==> flow/design.v <==
`timescale 10ns / 1ns
module index_buffer 
(
input wire clk,
input wire reset,
input wire [31:0] data_in,                       
input wire write_enable,
output wire index_buffer_ready,                  
output wire [6:0] index_1,                      
output wire [6:0] index_2,
output wire [6:0] index_3,
output wire [6:0] index_4,
output wire [6:0] index_5,
output wire [6:0] index_6,
output wire [6:0] index_7,
output wire [6:0] index_8,
output wire [6:0] index_9,
output wire [6:0] index_10,
output wire [6:0] index_11,
output wire [6:0] index_12,
output wire [6:0] index_13,
output wire [6:0] index_14,
output wire [6:0] index_15,
output wire [6:0] index_16,
output wire [6:0] index_17,
output wire [6:0] index_18,
output wire [6:0] index_19,
output wire [6:0] index_20,
output wire [6:0] index_21,
output wire [6:0] index_22,
output wire [6:0] index_23,
output wire [6:0] index_24,
output wire [6:0] index_25,
output wire [6:0] index_26,
output wire [6:0] index_27,
output wire [6:0] index_28,
output wire [6:0] index_29,
output wire [6:0] index_30,
output wire [6:0] index_31,
output wire [6:0] index_32,
output wire [6:0] index_33,
output wire [6:0] index_34,
output wire [6:0] index_35,
output wire [6:0] index_36,
output wire [6:0] index_37,
output wire [6:0] index_38,
output wire [6:0] index_39,
output wire [6:0] index_40,
output wire [6:0] index_41,
output wire [6:0] index_42,
output wire [6:0] index_43,
output wire [6:0] index_44,
output wire [6:0] index_45,
output wire [6:0] index_46,
output wire [6:0] index_47,
output wire [6:0] index_48,
output wire [6:0] index_49,
output wire [6:0] index_50,
output wire [6:0] index_51,
output wire [6:0] index_52,
output wire [6:0] index_53,
output wire [6:0] index_54,
output wire [6:0] index_55,
output wire [6:0] index_56,
output wire [6:0] index_57,
output wire [6:0] index_58,
output wire [6:0] index_59,
output wire [6:0] index_60,
output wire [6:0] index_61,
output wire [6:0] index_62,
output wire [6:0] index_63,
output wire [6:0] index_64,
output wire [6:0] index_65,
output wire [6:0] index_66,
output wire [6:0] index_67,
output wire [6:0] index_68,
output wire [6:0] index_69,
output wire [6:0] index_70,
output wire [6:0] index_71,
output wire [6:0] index_72,
output wire [6:0] index_73,
output wire [6:0] index_74,
output wire [6:0] index_75,
output wire [6:0] index_76,
output wire [6:0] index_77,
output wire [6:0] index_78,
output wire [6:0] index_79,
output wire [6:0] index_80,
output wire [6:0] index_81
);
reg [6:0] index_counter;                
reg [11:0] i;
reg [6:0] stored_data [0:80];         
reg reg_index_buffer_ready;
initial
begin 
    reg_index_buffer_ready <=0;
end
always @(posedge clk) begin   
    if (reset) begin                 
          index_counter <= 0;
          reg_index_buffer_ready <=0;
      for ( i = 0; i <= 80; i = i + 1) begin
          stored_data[i] <= 0;
      end
    end else begin
          if (write_enable) begin    
                    if (index_counter < 81) begin
                                stored_data[index_counter] <= data_in [6:0];       
                                index_counter <=  index_counter + 1;               
                    end 
                    if (index_counter == 81) begin                                
                                reg_index_buffer_ready <= 1;
                    end
          end
    end
end
assign index_1  = stored_data[0];
assign index_2  = stored_data[1];
assign index_3  = stored_data[2];
assign index_4  = stored_data[3];
assign index_5  = stored_data[4];
assign index_6  = stored_data[5];
assign index_7  = stored_data[6];
assign index_8  = stored_data[7];
assign index_9  = stored_data[8];
assign index_10 = stored_data[9];
assign index_11 = stored_data[10];
assign index_12 = stored_data[11];
assign index_13 = stored_data[12];
assign index_14 = stored_data[13];
assign index_15 = stored_data[14];
assign index_16 = stored_data[15];
assign index_17 = stored_data[16];
assign index_18 = stored_data[17];
assign index_19 = stored_data[18];
assign index_20 = stored_data[19];
assign index_21 = stored_data[20];
assign index_22 = stored_data[21];
assign index_23 = stored_data[22];
assign index_24 = stored_data[23];
assign index_25 = stored_data[24];
assign index_26 = stored_data[25];
assign index_27 = stored_data[26];
assign index_28 = stored_data[27];
assign index_29 = stored_data[28];
assign index_30 = stored_data[29];
assign index_31 = stored_data[30];
assign index_32 = stored_data[31];
assign index_33 = stored_data[32];
assign index_34 = stored_data[33];
assign index_35 = stored_data[34];
assign index_36 = stored_data[35];
assign index_37 = stored_data[36];
assign index_38 = stored_data[37];
assign index_39 = stored_data[38];
assign index_40 = stored_data[39];
assign index_41 = stored_data[40];
assign index_42 = stored_data[41];
assign index_43 = stored_data[42];
assign index_44 = stored_data[43];
assign index_45 = stored_data[44];
assign index_46 = stored_data[45];
assign index_47 = stored_data[46];
assign index_48 = stored_data[47];
assign index_49 = stored_data[48];
assign index_50 = stored_data[49];
assign index_51 = stored_data[50];
assign index_52 = stored_data[51];
assign index_53 = stored_data[52];
assign index_54 = stored_data[53];
assign index_55 = stored_data[54];
assign index_56 = stored_data[55];
assign index_57 = stored_data[56];
assign index_58 = stored_data[57];
assign index_59 = stored_data[58];
assign index_60 = stored_data[59];
assign index_61 = stored_data[60];
assign index_62 = stored_data[61];
assign index_63 = stored_data[62];
assign index_64 = stored_data[63];
assign index_65 = stored_data[64];
assign index_66 = stored_data[65];
assign index_67 = stored_data[66];
assign index_68 = stored_data[67];
assign index_69 = stored_data[68];
assign index_70 = stored_data[69];
assign index_71 = stored_data[70];
assign index_72 = stored_data[71];
assign index_73 = stored_data[72];
assign index_74 = stored_data[73];
assign index_75 = stored_data[74];
assign index_76 = stored_data[75];
assign index_77 = stored_data[76];
assign index_78 = stored_data[77];
assign index_79 = stored_data[78];
assign index_80 = stored_data[79];
assign index_81 = stored_data[80];
assign index_buffer_ready=reg_index_buffer_ready;
endmodule
# From RTL to reports: index_buffer
# The steps from the RTL of index_buffer to its reports follow in flow order.
# Line numbers count from 1 in the design file above.
# Operators carry their Yosys type and port widths (W data, S select, Z words).
# Cell names lack the library's common part.
# Not given: --
[setup]
top_module = "index_buffer"
clock = "clk"
cell_library = "sky130hd"
pvt_corner = "tt_025C_1v80"

# After elaboration
# Counts by Yosys on the flattened word-level netlist (proc, flatten, opt, wreduce; memories kept). Register bits leave out memories and registers merged into their read ports (data or address); mux counts leave out enables and synchronous resets folded into registers. Print and check cells are left out. Cells with the same type and inputs are merged into one.
# Memory sizes are those after Yosys's memory passes, which may raise the word count (mostly to a power of two), join words into wider ones and drop unused or constant bits.
[bits]
regBits = 8
out_inout_bits = 568
elab_cells = 18
mem_bits_rw = 896
n_memories = 1
[classes]
reduce_and_logical = 2
add_sub_neg = 1
cmp = 1
eq_ne = 1
muxes = 10
[mem_list]
columns = ["memory", "words", "width", "line", "source"]
rows = [
  ["stored_data", 128, 7, 93, "reg [6:0] stored_data [0:80];"],
]
[op_table]
columns = ["op", "n"]
rows = [
  ["$mux W7", 6],
  ["$add A7 B1 Y7 const B", 1],
  ["$lt A7 B7 Y1 const B", 1],
  ["$eq A7 B7 Y1 const B", 1],
  ["$reduce_and A2 Y1", 2],
  ["$mux W1", 4],
]

# Longest topological paths
# Depth = most cells in a row (Yosys ltp): at word level without a register or memory, in the mapped netlist without a sequential cell, where the memories' decode and read muxes count.
[logic_depth]
depth_word = 4
abc_area = 0
depth_mapped = 8

# Netlist
# The flow's flattened synthesis, as Yosys stat reports it; memories are mapped. The netlist is that of the ABC_AREA named above (0 if unset); the other value can give another one.
# The area totals of this step are shown rounded.
[types]
columns = ["type", "n"]
rows = [
  ["edfxtp_1", 567],
  ["nor2_1", 567],
  ["o21ai_0", 66],
  ["nand2_1", 76],
  ["clkbuf_1", 57],
  ["buf_2", 40],
  ["dfxtp_1", 8],
  ["a21o_1", 19],
  ["nand3_1", 18],
  ["and2_1", 11],
  ["and3_1", 11],
  ["nand2_2", 9],
  ["buf_4", 6],
  ["a21oi_1", 8],
  ["or3_1", 5],
  ["nor3_1", 6],
  ["ha_1", 2],
  ["nor2b_1", 4],
]
# Other cell types: 23; their cells: 36.
[synth_totals]
mapped_area_um2 = 21300
mapped_cells = 1516
ff_cells = 575

# Timing after synthesis
# Path of least setup slack by OpenSTA after synthesis, without wires, with an ideal clock, recovery checks aside; 20% of the period is set as input and as output delay. Where synthesis merged equal registers, the netlist keeps one of their names.
[synth_timing]
kind = "input port to flip-flop"
from = "input reset"
to = "memory stored_data[27][0]"
setup_slack_ns = 1.505
clock_period_ns = 4.4
path_stages = 6
t_first_pin_ns = 0.880
required_ns = 4.019
in_delay_ns = 0.880
n_path_buf = 2
arrival_ns = 2.514
delay_ns = 2.015
setup_ns = 0.381
synth_period_reached_ns = 2.895
# "delay_ns" is the arrival time less input delay plus setup time.
# "path_stages": output pins that drive a net of the path, with the launching flip-flop's if there is one; two outputs of one cell count as two.
# "synth_period_reached_ns" is the clock period less the worst setup slack; recovery checks do not enter. This is arithmetic on one report: input and output delays are still those of the set period (20% each).
# Between the ends stands the longest chain of elaborated cells between them, by number of cells; it is not shown to be the way that was timed. Of several equally long chains one is given.
# A line is the first line of the expression or statement that the cell stems from. Yosys adds cells for indexed reads and writes and turns some case tables into memories.
# The path ends at the enable pin of a flip-flop; only ways to that pin are counted.
[synth_between]
path_cell_list = "clkbuf_1 -> or3b_2 -> nor2_1 -> nand2_1 -> clkbuf_1 -> o21ai_0"
elab_chain_len = 1
[synth_rtl]
columns = ["item", "line", "source"]
rows = [
  ["start: declaration", 5, "input wire reset,"],
  ["$mux W7", 100, "if (reset) begin"],
  ["end: declaration", 93, "reg [6:0] stored_data [0:80];"],
]

# Path in the finished layout
# Path of least setup slack in the final report of record 2 (OpenROAD, finished layout, wires in). Where an end is a register, its clock arrival counts in the times.
[layout_timing]
kind = "input port to flip-flop"
from = "input write_enable"
to = "memory stored_data[27][3]"
setup_ns = 0.29
setup_slack_ns = 1.07
clock_period_ns = 4.51
required_ns = 4.85
path_stages = 6
t_first_pin_ns = 0.90
in_delay_ns = 0.90
arrival_ns = 3.78
n_path_buf = 2
# Between the ends stands the longest chain of elaborated cells between them, by number of cells; it is not shown to be the way that was timed. Of several equally long chains one is given.
# The path ends at the enable pin of a flip-flop; only ways to that pin are counted.
[layout_between]
path_cell_list = "clkdlybuf4s50_1 -> inv_1 -> a211oi_4 -> nand2_1 -> o21ai_0 -> buf_4"
elab_chain_len = 2
[layout_rtl]
columns = ["item", "line", "source"]
rows = [
  ["start: declaration", 7, "input wire write_enable,"],
  ["$mux W7", 107, "if (write_enable) begin"],
  ["$mux W7", 100, "if (reset) begin"],
  ["end: declaration", 93, "reg [6:0] stored_data [0:80];"],
]

# Stored flow runs of index_buffer (2 of them; Yosys, OpenROAD, sky130hd). They differ in their settings and are not a sequence. Constraints: input delay and output delay 20% of the set period each, output load 0.01 pF.
# "worst_path_time_ns" = time allowed to the worst setup path (clock period - input delay - output delay, where it has them) - its slack; a late launch clock adds to it, a late capture clock takes from it.
# "totalPower_mw" rests on the timing tool's default activity at the inputs, not on a simulated workload.
# Results are given in rounded form.

[[run]]
name = "record 1"
[run.settings]
period_ns = 2.44
CORE_UTILIZATION = 63
PLACE_DENSITY = 0.47
HOLD_SLACK_MARGIN = 0.04
CELL_PAD_IN_SITES_DETAIL_PLACEMENT = 1
ABC_AREA = 0
GPL_TIMING_DRIVEN = 1
GPL_ROUTABILITY_DRIVEN = 1
CTS_CLUSTER_SIZE = 57
SLEW_MARGIN = 0
MIN_ROUTING_LAYER = "met1"
CAP_MARGIN = 20
CORE_MARGIN = 2
[run.results]
outcome = "incomplete, placement halted on DPL-0033"

[[run]]
name = "record 2"
[run.settings]
period_ns = 4.51
CORE_UTILIZATION = 37
SETUP_SLACK_MARGIN = -0.24
PLACE_DENSITY_LB_ADDON = 0.25
TNS_END_PERCENT = 85
ABC_AREA = 0
CTS_CLUSTER_SIZE = 12
CTS_CLUSTER_DIAMETER = 220
CAP_MARGIN = 15
MIN_ROUTING_LAYER = "met2"
MAX_ROUTING_LAYER = "met5"
CORE_MARGIN = 2
SLEW_MARGIN = 20
[run.results]
yosys_chip_area_um2 = 21300
die_area_um2 = 59400
utilization_pct = 52.3
worstSetupSlack_ns = 1.07
fin_hold_ws_ns = 0.507
totalPower_mw = 11.3
worst_path_time_ns = 2.54
critical_path_type = "input port to flip-flop"
