==> flow/design.v <==
`timescale 10ns / 1ns
module input_buffer #(parameter WIDTH = 4, INPUT_WIDTH = 9, INPUT_HEIGHT = 9)
 (
input wire clk,
input wire reset,
input wire [31:0] data_in,        
input wire write_enable,         
output wire input_buffer_ready,   
output wire [(WIDTH*INPUT_WIDTH*INPUT_HEIGHT)-1:0] input_feature_maps      
);
reg [31:0] buffer [0: (INPUT_WIDTH*INPUT_HEIGHT)];                         
reg [(INPUT_WIDTH*INPUT_HEIGHT)-1:0] write_address;                        
reg [(WIDTH-1):0] shift_data;                                              
reg [((WIDTH*INPUT_WIDTH*INPUT_HEIGHT)+WIDTH)-1:0] shift_register;          
reg [((WIDTH*INPUT_WIDTH*INPUT_HEIGHT))-1:0] feature_map_register;          
reg [(WIDTH*INPUT_WIDTH*INPUT_HEIGHT)-1:0] counter;                         
reg reg_input_buffer_ready;
reg [18:0] i;
initial
begin 
reg_input_buffer_ready <=0;
end
always @(posedge clk) begin                                                   
        if (reset) begin
            write_address <= 0;
            shift_data <=0;
            shift_register <=0;
            counter <=0;
            reg_input_buffer_ready <=0;
            for ( i = 0; i < (INPUT_WIDTH*INPUT_HEIGHT); i = i + 1) begin
                    buffer[i] <= 32'b0;
            end
        end else begin
            if (write_enable) begin                                           
                        if (counter < ((INPUT_WIDTH*INPUT_HEIGHT))) begin
                                buffer[write_address] <= data_in; 
                                write_address <= write_address + 1;           
                                shift_data <= data_in[(WIDTH-1):0];   
                                shift_register <= {shift_data, shift_register[((WIDTH*INPUT_WIDTH*INPUT_HEIGHT)+WIDTH)-(WIDTH+1):WIDTH]};     
                                counter <= counter + 1;
                        end  else begin           
                                reg_input_buffer_ready <=1; 
                                feature_map_register <= shift_register[(WIDTH*INPUT_WIDTH*INPUT_HEIGHT)-1:0];      
                        end
             end
        end
end
assign input_feature_maps = feature_map_register;
assign input_buffer_ready = reg_input_buffer_ready;
endmodule
* Reports on input_buffer
The steps from the RTL of input_buffer to its reports follow in flow order. Lines are those of the file above, counted from 1. Operators carry their Yosys type and port widths (W data, S select, Z words). The mark -- stands for no value.
Inputs: top module input_buffer, clock clk, library sky130hd, library corner tt_025C_1v80

* Word-level counts
Source: Yosys, flattened and elaborated, memories not mapped. Widths are those after wreduce. Registers that Yosys merges into a memory's read port (data or address) are not register bits. Print and check cells do not count. Equal cells are merged and count once.
Storage and ports: output and inout bits 325, bits in registers 977, elaborated cells 12
Cells by class: reductions and logical operators 3, magnitude comparators 1, add/sub/neg operators 1, bitwise gates (word level) 2
Operators with widths (number):
- $add A324 B1 Y324 const B | 1
- $lt A324 B7 Y1 const B | 1
- $reduce_and A2 Y1 | 2
- $reduce_and A3 Y1 | 1
- $not A1 Y1 | 2

* Longest topological paths
Depth = most cells in a row (Yosys ltp): at word level without a register or memory, in the mapped netlist without a sequential cell, where the memories' decode and read muxes count.
Logic depth: word-level depth 3, ABC_AREA 0, mapped depth 10, gate-level depth less buffers 7

* After synthesis
Source: synth_stat.txt of the flow (Yosys; design flattened, memories mapped). It holds for the ABC_AREA given above (unset counts as 0); a run with the other value may have another netlist. The area totals of this step are shown rounded.
Cells by type:
- sky130_fd_sc_hd__dfxtp_1 | number 653, total area 1.31E+04 sq um
- sky130_fd_sc_hd__edfxtp_1 | number 324, total area 9.73E+03 sq um
- sky130_fd_sc_hd__nor2b_1 | number 318, total area 1.99E+03 sq um
- sky130_fd_sc_hd__a21oi_1 | number 333, total area 1.67E+03 sq um
- sky130_fd_sc_hd__nand3_1 | number 331, total area 1.66E+03 sq um
- sky130_fd_sc_hd__o21ai_1 | number 329, total area 1.65E+03 sq um
- sky130_fd_sc_hd__nor4_1 | number 78, total area 487.968 sq um
- sky130_fd_sc_hd__clkbuf_1 | number 106, total area 397.882 sq um
- sky130_fd_sc_hd__buf_1 | number 69, total area 258.998 sq um
- sky130_fd_sc_hd__buf_2 | number 43, total area 215.206 sq um
- sky130_fd_sc_hd__nand4_1 | number 20, total area 125.12 sq um
- sky130_fd_sc_hd__nor4_2 | number 6, total area 75.072 sq um
- sky130_fd_sc_hd__or4_1 | number 5, total area 37.536 sq um
- sky130_fd_sc_hd__nand2_1 | number 8, total area 30.029 sq um
- sky130_fd_sc_hd__o31ai_1 | number 4, total area 30.029 sq um
- sky130_fd_sc_hd__ha_1 | number 2, total area 25.024 sq um
- sky130_fd_sc_hd__buf_6 | number 2, total area 22.522 sq um
- sky130_fd_sc_hd__nand2b_1 | number 3, total area 18.768 sq um
Other cell types: 9; their cells: 18.
Synthesis totals: buffers 220, area of sequential cells 23000 sq um, flip-flops 977, synthesis area 32000 sq um, cell count 2652

* Timing after synthesis
OpenSTA on the mapped netlist: ideal clock, no wires. The path of least setup slack (recovery checks aside). Input and output delay are each 20% of the period. Register names are those of the netlist, which keeps one name where synthesis merged equal registers.
Path post-synthesis: path type input port to flip-flop, from input port reset, to register feature_map_register[0], setup time 1406 ps, path buffers 3, external input delay 8200 ps, stages on the path 4, data arrival time 30766 ps, data required time 39594 ps, launch time at the first pin 8200 ps, setup slack 8828 ps, path delay 23972 ps, period 41000 ps, synthesis period reached 32172 ps
"path delay" = arrival - input delay + setup time. "stages on the path": output pins that drive a net of the path, with the launching flip-flop's if there is one; two outputs of one cell count as two. "synthesis period reached" = period - worst setup slack (recovery checks aside). The figure is calculated, with input and output delays left at 20% of the set period. The rows between start and end are the longest chain of elaborated cells between them; the timing report does not say that the signal goes this way. Where chains are equally long, one stands for them. Each line given opens the expression or statement behind the cell; cells for indexed reads and writes are added by Yosys, which also makes memories of some case tables.
Between the ends, post-synthesis: cell sequence sky130_fd_sc_hd__clkbuf_1 -> sky130_fd_sc_hd__clkbuf_1 -> sky130_fd_sc_hd__clkbuf_1 -> sky130_fd_sc_hd__nor3_1, cells in the longest elaborated chain 2
Ends and longest elaborated chain, post-synthesis:
- start, declared | RTL line 5 | input wire reset,
- $not A1 Y1
- $reduce_and A3 Y1
- end, assigned | RTL line 43 | feature_map_register <= shift_register[(WIDTH*INPUT_WIDTH*INPUT_HEIGHT)-1:0];
- end, declared | RTL line 15 | reg [((WIDTH*INPUT_WIDTH*INPUT_HEIGHT))-1:0] feature_map_register;

* Worst path after layout
Path of least setup slack in the final report of run A (OpenROAD, finished layout, wires in). Where an end is a register, its clock arrival counts in the times. The path's times are printed in steps of 10 ps; the period is the one set.
Path post-layout: path type input port to flip-flop, from input port write_enable, to register feature_map_register[217], data required time 41230 ps, period 41000 ps, launch time at the first pin 8200 ps, external input delay 8200 ps, data arrival time 11610 ps, stages on the path 7, setup slack 29620 ps, setup time 370 ps, path buffers 5
The rows between start and end are the longest chain of elaborated cells between them; the timing report does not say that the signal goes this way. Where chains are equally long, one stands for them.
Between the ends, post-layout: cell sequence sky130_fd_sc_hd__clkdlybuf4s50_1 -> sky130_fd_sc_hd__inv_1 -> sky130_fd_sc_hd__nor3_2 -> sky130_fd_sc_hd__buf_4 -> sky130_fd_sc_hd__buf_16 -> sky130_fd_sc_hd__buf_4 -> sky130_fd_sc_hd__buf_4, cells in the longest elaborated chain 1
Ends and longest elaborated chain, post-layout:
- start, declared | RTL line 7 | input wire write_enable,
- $reduce_and A3 Y1
- end, assigned | RTL line 43 | feature_map_register <= shift_register[(WIDTH*INPUT_WIDTH*INPUT_HEIGHT)-1:0];
- end, declared | RTL line 15 | reg [((WIDTH*INPUT_WIDTH*INPUT_HEIGHT))-1:0] feature_map_register;

==> results <==
Module input_buffer, platform sky130hd: 2 stored runs of the flow (Yosys, OpenROAD) with differing settings, in no particular order. Input and output delays are each 20% of the period that was set; the output load is 0.01 pF.
"total design power": no workload was simulated; the value follows from the tool's default switching activity.
The results are shown rounded.

[run A] flow files
==> flow/run.sh <==
#!/bin/bash
# the make line also repeats the synthesis and layout settings of config.mk as NAME=value (left out here)
make -C /OpenROAD-flow-scripts/flow DESIGN_CONFIG=/design/flow/config.mk WORK_HOME=/design/flow/orfs CLKGATE_MAP_FILE= finish
==> flow/config.mk <==
export PLATFORM = sky130hd
export DESIGN_NAME = input_buffer
export DESIGN_NICKNAME = input_buffer
export VERILOG_FILES = /design/flow/design.v
export SDC_FILE = /design/flow/constraint.sdc
export NUM_CORES = 4
export LEC_CHECK = 0
export CAP_MARGIN = 35
export CELL_PAD_IN_SITES_GLOBAL_PLACEMENT = 1
export CORE_ASPECT_RATIO = 1.4
export CORE_MARGIN = 2
export CORE_UTILIZATION = 63
export SETUP_SLACK_MARGIN = -0.18
export SLEW_MARGIN = 20
export TNS_END_PERCENT = 90
==> flow/constraint.sdc <==
create_clock -name core_clock -period 41.0 [get_ports {clk}]
set_input_delay 8.2000 -clock core_clock [delete_from_list [all_inputs] [get_ports {clk}]]
set_output_delay 8.2000 -clock core_clock [all_outputs]
set_load 0.01 [all_outputs]

[run A] result: utilization 77%; total design power 1.8 mW; worst setup slack after layout 30,000 ps; Yosys chip area after synthesis 32,000 sq um; die outline area 52,000 sq um

[run B] flow files
==> flow/run.sh <==
#!/bin/bash
# the make line also repeats the synthesis and layout settings of config.mk as NAME=value (left out here)
make -C /OpenROAD-flow-scripts/flow DESIGN_CONFIG=/design/flow/config.mk WORK_HOME=/design/flow/orfs CLKGATE_MAP_FILE= finish
==> flow/config.mk <==
export PLATFORM = sky130hd
export DESIGN_NAME = input_buffer
export DESIGN_NICKNAME = input_buffer
export VERILOG_FILES = /design/flow/design.v
export SDC_FILE = /design/flow/constraint.sdc
export NUM_CORES = 4
export LEC_CHECK = 0
export ABC_AREA = 0
export CAP_MARGIN = 20
export CORE_MARGIN = 2
export CORE_UTILIZATION = 59
export CTS_CLUSTER_DIAMETER = 27
export CTS_CLUSTER_SIZE = 46
export MAX_ROUTING_LAYER = met4
export PLACE_DENSITY_LB_ADDON = 0.16
export SETUP_SLACK_MARGIN = 5.0
export SLEW_MARGIN = 20
==> flow/constraint.sdc <==
create_clock -name core_clock -period 54.0 [get_ports {clk}]
set_input_delay 10.8000 -clock core_clock [delete_from_list [all_inputs] [get_ports {clk}]]
set_output_delay 10.8000 -clock core_clock [all_outputs]
set_load 0.01 [all_outputs]

[run B] result: utilization 77%; total design power 1.8 mW; worst setup slack after layout 40,000 ps; Yosys chip area after synthesis 32,000 sq um; die outline area 55,000 sq um
