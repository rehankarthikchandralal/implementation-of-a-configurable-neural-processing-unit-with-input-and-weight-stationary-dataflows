==> flow/design.v <==
`timescale 10ns / 1ns
module control_unit #(parameter  IDLE = 1'b0,PROCESSING = 1'b1)(
input wire clk,                           
input wire reset,                         
input wire input_buffer_ready,     
input wire weight_buffer_ready,
input wire index_buffer_ready,
input wire [31:0] control_signal,
output wire pe_array_enable ,
output wire data_preprocessing_unit_enable,
output wire output_buffer_enable
);
reg reg_pe_array_enable;
reg reg_data_preprocessing_unit_enable;
reg reg_output_buffer_enable;
reg [15:0] counter=18'h0;             
reg [15:0] counter_2=16'h0;           
reg [1:0] fsm_state, next_state;      
initial begin
 fsm_state <= IDLE;
 next_state <= IDLE;
 end
always @(posedge clk) begin            
    if (reset) begin                   
        reg_pe_array_enable <= 1'b0;
        reg_data_preprocessing_unit_enable <= 1'b0;
        reg_output_buffer_enable <= 1'b0;
        counter <= 18'h0;
        counter_2 <= 16'h0;
        next_state <= IDLE;
    end else begin
            case (fsm_state)
              IDLE: begin    
                            if (counter < 18'h186a0) begin       
                                if ((control_signal==32'd0) || (control_signal==32'd1) || (control_signal==32'd2) ||(control_signal==32'd3 ) ) begin  
                                    if (input_buffer_ready && weight_buffer_ready && index_buffer_ready) begin    
                                      next_state <= PROCESSING;
                                       reg_pe_array_enable <= 1'b1;                                               
                                       reg_data_preprocessing_unit_enable <= 1'b1;                                
                                    end
                                end 
                            end else begin             
                                next_state <= IDLE;
                                reg_pe_array_enable <= 1'b0;                       
                                reg_data_preprocessing_unit_enable <= 1'b0;
                                reg_output_buffer_enable <= 1'b0;
                            end 
                    end
       PROCESSING: begin  
                           counter <= counter + 1; 
                           if (counter == 18'h186a0) begin    
                                next_state <= IDLE;
                           end                  
                   end
            endcase
    end
    if(reg_pe_array_enable == 1'b1) begin
       counter_2 <= counter_2 +1;
       if(counter_2 > 16'h11) begin    
            reg_output_buffer_enable <= 1'b1;
       end
    end
end
always @(posedge clk) begin         
  if (reset) begin
    fsm_state <= IDLE;
  end else begin
    fsm_state <= next_state;    
  end
end
assign pe_array_enable =  reg_pe_array_enable;
assign data_preprocessing_unit_enable= reg_data_preprocessing_unit_enable;
assign output_buffer_enable = reg_output_buffer_enable;
endmodule
# Reports on control_unit
# Tool output for the design above, in the order of the flow.
# Lines are those of the file above, counted from 1.
setup:
  top_module: "control_unit"
  clock_port: "clk"
  lib: "sky130hd"
  pvt_corner: "tt_025C_1v80"

# Word level
# Yosys after proc, flatten, opt, wreduce and memory -nomap, before mapping. Memory bits, and registers merged into a memory's read port (data or address), are not among the register bits. Print and check cells are not counted. Equal cells are merged and count once.
classes:
  n_addsub: 2
  cmp: 2
  n_eq: 6
  muxes: 13
  n_reduce_logical: 9
ops:
  columns: ["op", "n"]
  rows:
  - ["== test 32 x 2 -> 1 bit (second input constant)", 2]
  - ["adder 16 x 1 -> 16 bit (second input constant)", 2]
  - ["== test 32 x 1 -> 1 bit (second input constant)", 1]
  - ["zero test 32 bit", 1]
  - ["two-way mux 16 bit", 2]
  - ["less-than comparator 16 x 17 -> 1 bit (second input constant)", 1]
  - ["> comparator 16 x 5 -> 1 bit (second input constant)", 1]
  - ["two-way mux 1 bit", 8]
  - ["two-way mux 2 bit", 3]
  - ["inequality test 2 x 1 -> 1 bit (second input constant)", 2]
  - ["logical OR 1 bit", 3]
  - ["AND reduction 3 bit", 1]
  - ["logical AND 1 bit", 2]
  - ["== test 2 x 1 -> 1 bit (second input constant)", 1]
  - ["zero test 2 bit", 1]
  - ["nonzero test 2 bit", 1]
bits:
  regBits: 38
  inputBits: 37
  out_inout_bits: 3
  word_cells: 38

# Depth
# Yosys ltp: most cells in a row. Word level: on the elaborated netlist, between registers, memories and ports. Mapped: between sequential cells and ports; inverters and the memories' decode and read muxes count.
logic_depth:
  word_depth: 6
  ABC_AREA: 0
  depth_mapped: 6
  mapped_depth_nobuf: 6

# Mapped cells and area
# The flow's flattened synthesis, as Yosys stat reports it; memories are mapped. The netlist is that of the ABC_AREA named above (0 if unset); the other value can give another one.
mapped:
  mapped_cells: 108
  area_um2: 1171.1
  sequential_area_um2: 560.5
  ff_cells: 20
  buffers: 3
types:
  columns: ["type", "n", "area_total_um2"]
  rows:
  - ["sky130_fd_sc_hd__edfxtp_1", 16, 480.461]
  - ["sky130_fd_sc_hd__dfxtp_1", 4, 80.077]
  - ["sky130_fd_sc_hd__and2_1", 12, 75.072]
  - ["sky130_fd_sc_hd__xor2_1", 8, 70.067]
  - ["sky130_fd_sc_hd__nor4_1", 9, 56.304]
  - ["sky130_fd_sc_hd__nor4_2", 4, 50.048]
  - ["sky130_fd_sc_hd__ha_1", 3, 37.536]
  - ["sky130_fd_sc_hd__nor3_1", 7, 35.034]
  - ["sky130_fd_sc_hd__xnor2_1", 3, 26.275]
  - ["sky130_fd_sc_hd__nand3_1", 5, 25.024]
  - ["sky130_fd_sc_hd__nand4_4", 1, 21.27]
  - ["sky130_fd_sc_hd__inv_1", 5, 18.768]
  - ["sky130_fd_sc_hd__nand2_1", 5, 18.768]
  - ["sky130_fd_sc_hd__nand4_1", 3, 18.768]
  - ["sky130_fd_sc_hd__or3_1", 3, 18.768]
  - ["sky130_fd_sc_hd__a21boi_0", 2, 15.014]
  - ["sky130_fd_sc_hd__o21ai_0", 3, 15.014]
  - ["sky130_fd_sc_hd__nand4_2", 1, 12.512]
# Not listed: further types 12, cells in them 14.

# Worst setup path after synthesis
# Path of least setup slack by OpenSTA after synthesis, without wires, with an ideal clock, recovery checks aside; 20% of the period is set as input and as output delay. Where synthesis merged equal registers, the netlist keeps one of their names.
synth_timing:
  path_kind: "flip-flop to flip-flop"
  startpoint: "reg counter_2[0]"
  endpoint: "reg counter_2[14]"
  clock_period_ns: 2.37
  setup_ns: 0.255
  t_first_pin_ns: 0.000
  arrival_time_ns: 1.280
  t_required_ns: 2.115
  setup_slack_ns: 0.836
  path_delay_ns: 1.535
  driving_pins: 6
  n_path_buf: 0
  synth_period_reached_ns: 1.534
# "path_delay_ns" is the arrival time less input delay plus setup time.
# "driving_pins" counts driving pins, that of a launching flip-flop among them; a cell with two outputs on the path counts twice.
# "synth_period_reached_ns" is the clock period less the worst setup slack; recovery checks do not enter. This is arithmetic on one report: input and output delays are still those of the set period (20% each).
# The rows between start and end are the longest chain of elaborated cells between them; the timing report does not say that the signal goes this way. Where chains are equally long, one stands for them.
# A line is the first line of the expression or statement that the cell stems from. Yosys adds cells for indexed reads and writes and turns some case tables into memories.
synth_via:
  path_cell_list: "sky130_fd_sc_hd__edfxtp_1 sky130_fd_sc_hd__ha_1 sky130_fd_sc_hd__nand2_1 sky130_fd_sc_hd__nor4_2 sky130_fd_sc_hd__xor2_1 sky130_fd_sc_hd__and2_1"
  elab_chain_len: 2
  cells_between: 2
  cone_lines: 2
  cone_classes: "add/sub: 1; mux: 1"
synth_rtl:
  columns: ["element", "line", "source"]
  rows:
  - ["start: declaration", 17, "reg [15:0] counter_2=16'h0;"]
  - ["start: assignment", 29, "counter_2 <= 16'h0;"]
  - ["start: assignment", 58, "counter_2 <= counter_2 +1;"]
  - ["adder 16 x 1 -> 16 bit", 58, null]
  - ["two-way mux 16 bit", 57, "if(reg_pe_array_enable == 1'b1) begin"]
  - ["end: assignment", 29, null]
  - ["end: assignment", 58, null]
  - ["end: declaration", 17, null]

# Timing after layout
# From the final timing report of entry A: the path of least setup slack in the routed layout; clock arrival at registers is part of the times.
layout_timing:
  path_kind: "flip-flop to flip-flop"
  startpoint: "reg counter_2[2]"
  endpoint: "reg counter_2[9]"
  clock_period_ns: 1.51
  setup_ns: 0.22
  t_first_pin_ns: 0.30
  arrival_time_ns: 1.56
  t_required_ns: 1.59
  setup_slack_ns: 0.03
  driving_pins: 5
  n_path_buf: 0
# The rows between start and end are the longest chain of elaborated cells between them; the timing report does not say that the signal goes this way. Where chains are equally long, one stands for them.
layout_via:
  path_cell_list: "sky130_fd_sc_hd__edfxtp_1 sky130_fd_sc_hd__nand3_4 sky130_fd_sc_hd__nor3_1 sky130_fd_sc_hd__xor2_1 sky130_fd_sc_hd__and2_1"
  elab_chain_len: 2
  cells_between: 2
  cone_lines: 2
  cone_classes: "add/sub: 1; mux: 1"
layout_rtl:
  columns: ["element", "line", "source"]
  rows:
  - ["start: declaration", 17, "reg [15:0] counter_2=16'h0;"]
  - ["start: assignment", 29, "counter_2 <= 16'h0;"]
  - ["start: assignment", 58, "counter_2 <= counter_2 +1;"]
  - ["adder 16 x 1 -> 16 bit", 58, null]
  - ["two-way mux 16 bit", 57, "if(reg_pe_array_enable == 1'b1) begin"]
  - ["end: assignment", 29, null]
  - ["end: assignment", 58, null]
  - ["end: declaration", 17, null]

FLOW RESULTS
============

Module control_unit, platform sky130hd: 2 stored runs of the flow (Yosys, OpenROAD) with differing settings, in no particular order. Input and output delays are each 20% of the period that was set; the output load is 0.01 pF.
"achieved_period_ns": clock period set for the run, less the worst setup slack. It is reckoned from that one timing run; input and output delays stay at 20% of the period that was set.
"worst_path_time_ns" means the part of the period allowed to the worst setup path (the constraints hold back 20% at inputs and 20% at outputs) less its slack; where the path has registers, the arrival times of their clocks count too.
"power.total_mw" is the tool's figure for a default switching activity; nothing was simulated.

--- entry A ---
==> flow/run.sh <==
#!/bin/bash
# the make line also repeats the synthesis and layout settings of config.mk as NAME=value (left out here)
make -C /OpenROAD-flow-scripts/flow DESIGN_CONFIG=/design/flow/config.mk WORK_HOME=/design/flow/orfs CLKGATE_MAP_FILE= finish
==> flow/config.mk <==
export PLATFORM = sky130hd
export DESIGN_NAME = control_unit
export DESIGN_NICKNAME = control_unit
export VERILOG_FILES = /design/flow/design.v
export SDC_FILE = /design/flow/constraint.sdc
export NUM_CORES = 4
export LEC_CHECK = 0
export CAP_MARGIN = 20
export CORE_MARGIN = 2
export CORE_UTILIZATION = 40
export SLEW_MARGIN = 20
==> flow/constraint.sdc <==
create_clock -name core_clock -period 1.51 [get_ports {clk}]
set_input_delay 0.3020 -clock core_clock [delete_from_list [all_inputs] [get_ports {clk}]]
set_output_delay 0.3020 -clock core_clock [all_outputs]
set_load 0.01 [all_outputs]

==> results, as YAML <==
results:
  worst_setup_slack_ns: 0.031
  ws_hold_ns: 0.475
  yosys.chip_area_um2: 1171.1
  power.total_mw: 1.221
  achieved_period_ns: 1.479
  design_die_area_um2: 3376.8
  final_stdcell_area_um2: 1831.8
  worst_path_time_ns: 1.48
  critical_path_type: "flip-flop to flip-flop"

--- entry B ---
==> flow/run.sh <==
#!/bin/bash
# the make line also repeats the synthesis and layout settings of config.mk as NAME=value (left out here)
make -C /OpenROAD-flow-scripts/flow DESIGN_CONFIG=/design/flow/config.mk WORK_HOME=/design/flow/orfs CLKGATE_MAP_FILE= finish
==> flow/config.mk <==
export PLATFORM = sky130hd
export DESIGN_NAME = control_unit
export DESIGN_NICKNAME = control_unit
export VERILOG_FILES = /design/flow/design.v
export SDC_FILE = /design/flow/constraint.sdc
export NUM_CORES = 4
export LEC_CHECK = 0
export CAP_MARGIN = 20
export CELL_PAD_IN_SITES_GLOBAL_PLACEMENT = 0
export CORE_MARGIN = 2
export CORE_UTILIZATION = 35
export GPL_ROUTABILITY_DRIVEN = 0
export GPL_TIMING_DRIVEN = 1
export MIN_ROUTING_LAYER = met1
export PLACE_DENSITY_LB_ADDON = 0.09
export SETUP_SLACK_MARGIN = -0.0
export SLEW_MARGIN = 0
==> flow/constraint.sdc <==
create_clock -name core_clock -period 1.7 [get_ports {clk}]
set_input_delay 0.3400 -clock core_clock [delete_from_list [all_inputs] [get_ports {clk}]]
set_output_delay 0.3400 -clock core_clock [all_outputs]
set_load 0.01 [all_outputs]

==> results, as YAML <==
results:
  worst_setup_slack_ns: 0.105
  ws_hold_ns: 0.476
  yosys.chip_area_um2: 1171.1
  power.total_mw: 0.9154
  achieved_period_ns: 1.595
  design_die_area_um2: 3824.8
  final_stdcell_area_um2: 1679.1
  worst_path_time_ns: 1.25
  critical_path_type: "flip-flop to output port"
